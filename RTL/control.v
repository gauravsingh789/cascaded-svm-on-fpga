==> flow/design.v <==
`timescale 1ns / 1ps
module mem_control #(parameter XLEN_PIXEL = 8, parameter NUM_OF_PIXELS = 784, parameter NUM_OF_SV = 10)
(input clk, rst, en,
output reg re, we, stall_MEM, 
output reg [XLEN_PIXEL-1:0]x_test,
output reg decision_funct_en);
reg [31:0] comp_count;
integer i=0;
initial begin
    re =0;
    we =1;
    comp_count=0;
    stall_MEM =0;
    decision_funct_en=0;
    x_test = 20;
end
always @(posedge clk)begin
    if(rst) begin
        re <=0;
        we <=1;
        stall_MEM <=1;
    end else if(comp_count < NUM_OF_PIXELS+10) begin
        re <=0;
        we <=1;
        stall_MEM <=1;
    end else begin
    re <=1;
    we <=0;
    stall_MEM <=0;
    decision_funct_en <=1;
    end
end
always @(posedge clk) begin
        comp_count <= comp_count + 1;
end
endmodule
* Tool chain data of mem_control
What the tools print for mem_control, step after step. Lines are those of the file above, counted from 1. Cell names lack the library's common part. A cell with -- has no value.
Inputs: top mem_control, clock port clk, cell library sky130hd, library corner tt_025C_1v80

* Word level
Yosys after proc, flatten, opt, wreduce and memory -nomap, before mapping. Enables and synchronous resets that opt folds into registers are not counted as muxes. Memory bits, and registers merged into a memory's read port (data or address), are not among the register bits. Print and check cells are not counted.
Word-level totals: output and inout bits 12, bits in registers 36, word-level cells 13
Cells by class: muxes and demuxes 3, reductions and logical operators 1, add/subtract/negate cells 1, bitwise gates (word level) 2, $lt $le $gt $ge 1
Operators by type and width (count):
- 32-bit by 1-bit adder with 32-bit output (second input constant) | 1
- 32-bit by 10-bit less-than comparator with 1-bit output (second input constant) | 1
- 1-bit 2-to-1 mux | 3
- 1-bit NOT | 2
- 2-bit AND reduction | 1

* Depth
Yosys ltp: most cells in a row. Word level: on the elaborated netlist, between registers, memories and ports. Mapped: between sequential cells and ports; inverters and the memories' decode and read muxes count.
Logic depth: depth after elaboration 3, ABC_AREA 0, depth in mapped cells 5, depth with buffers taken out 5

* Mapped cells and area
Yosys stat after the flow's synthesis: flattened, memories mapped to cells. It holds for the ABC_AREA given above (unset counts as 0); a run with the other value may have another netlist. The area totals of this step are shown rounded.
Synthesis totals: mapped flip-flops 36, standard cells after synthesis 157, buffers 10, synthesis area 1543 um^2
Cells by type:
- dfxtp_1 | count 35, area in all 700.672 um^2
- xnor2_1 | count 22, area in all 192.685 um^2
- nand4_1 | count 15, area in all 93.84 um^2
- xor2_1 | count 8, area in all 70.067 um^2
- buf_4 | count 8, area in all 60.058 um^2
- nand3_1 | count 11, area in all 55.053 um^2
- nor4_4 | count 2, area in all 42.541 um^2
- nand2_1 | count 11, area in all 41.29 um^2
- nor2_1 | count 11, area in all 41.29 um^2
- nor4_1 | count 6, area in all 37.536 um^2
- edfxtp_1 | count 1, area in all 30.029 um^2
- nor3_1 | count 5, area in all 25.024 um^2
- nand4_4 | count 1, area in all 21.27 um^2
- and3_1 | count 3, area in all 18.768 um^2
- and2_1 | count 2, area in all 12.512 um^2
- ha_1 | count 1, area in all 12.512 um^2
- or2_2 | count 2, area in all 12.512 um^2
- inv_1 | count 3, area in all 11.261 um^2
Not listed: further types 8, cells in them 10.

* Path before layout
OpenSTA on the mapped netlist: ideal clock, no wires. The path of least setup slack (recovery checks aside). Input and output delay are each 20% of the period. Register names are those of the netlist, which keeps one name where synthesis merged equal registers.
Timing after synthesis: path kind register -> register, start register comp_count[0], end register comp_count[24], period 1800 ps, time at the first pin 0 ps, arrival 1316 ps, driving pins on the path 6, data required time 1681 ps, path delay 1435 ps, slack 364 ps, synthesis period reached 1436 ps
"path delay" = arrival - input delay + setup time. "driving pins on the path": output pins that drive a net of the path, with the launching flip-flop's if there is one; two outputs of one cell count as two. "synthesis period reached" = period - worst setup slack (recovery checks aside). The figure is calculated, with input and output delays left at 20% of the set period. The rows between start and end are the longest chain of elaborated cells between them; the timing report does not say that the signal goes this way. Where chains are equally long, one stands for them. Each line given opens the expression or statement behind the cell; cells for indexed reads and writes are added by Yosys, which also makes memories of some case tables.
On the way, after synthesis: cell sequence dfxtp_1 -> ha_1 -> nand3_1 -> nor3_2 -> nand4_1 -> xnor2_1, length of the longest elaborated chain 1, elaborated cells between the ends (all ways) 1, source lines of those cells 1, those cells by class 1 x add/sub
Ends and longest elaborated chain, after synthesis:
- start, declared | line 7 | reg [31:0] comp_count;
- start, assigned | line 34 | comp_count <= comp_count + 1;
- 32-bit by 1-bit adder with 32-bit output | line 34
- end, assigned | line 34
- end, declared | line 7

* Path in the finished layout
From the final timing report of run 2: the path of least setup slack in the routed layout; clock arrival at registers is part of the times. The report prints the path's times to 10 ps; the period is as set.
Timing after layout: path kind register -> register, start register comp_count[1], end register comp_count[30], data required time 2990 ps, time at the first pin 270 ps, driving pins on the path 6, slack 1090 ps, arrival 1900 ps, period 2820 ps
The rows between start and end are the longest chain of elaborated cells between them; the timing report does not say that the signal goes this way. Where chains are equally long, one stands for them.
On the way, after layout: cell sequence dfxtp_1 -> ha_1 -> nand3_1 -> nor3_2 -> nand4_1 -> xnor2_1, length of the longest elaborated chain 1, elaborated cells between the ends (all ways) 1, source lines of those cells 1, those cells by class 1 x add/sub
Ends and longest elaborated chain, after layout:
- start, declared | line 7 | reg [31:0] comp_count;
- start, assigned | line 34 | comp_count <= comp_count + 1;
- 32-bit by 1-bit adder with 32-bit output | line 34
- end, assigned | line 34
- end, declared | line 7

# Flow runs of mem_control

Below are 2 stored runs of the flow (Yosys, OpenROAD; platform sky130hd) on mem_control, each with its settings and what was measured, unordered. Constraints: input delay and output delay 20% of the set period each, output load 0.01 pF.
By "achieved clock period" is meant the clock period of the run minus its worst setup slack. This is arithmetic on one report: input and output delays are still those of the set period (20% each).
By "power" is meant OpenSTA's value without simulated activity: inputs other than the clock are taken to toggle once in ten clock periods, and the tool carries that through the logic.
The results are shown rounded.
[run 1] settings: period_ns=1.05, CORE_UTILIZATION=44, PLACE_DENSITY=0.45, CORE_MARGIN=10, CELL_PAD_IN_SITES_GLOBAL_PLACEMENT=3, CELL_PAD_IN_SITES_DETAIL_PLACEMENT=2, GPL_ROUTABILITY_DRIVEN=1, MAX_ROUTING_LAYER=met5, CAP_MARGIN=20, SLEW_MARGIN=20
[run 1] result: did not finish, placement stopped with DPL-0033
[run 2] settings: period_ns=2.82, CORE_UTILIZATION=42, PLACE_DENSITY_LB_ADDON=0.01, GPL_ROUTABILITY_DRIVEN=1, CTS_CLUSTER_DIAMETER=190, CAP_MARGIN=10, SLEW_MARGIN=10, CORE_MARGIN=2
[run 2] result: chip area after synthesis (Yosys) 1543 um^2, die area 4174 um^2, standard-cell area of the final layout 1699 um^2, utilization 47.1%, worst setup slack after layout 1086 ps, worst hold slack 413 ps, power 897.5 uW, achieved clock period 1734 ps
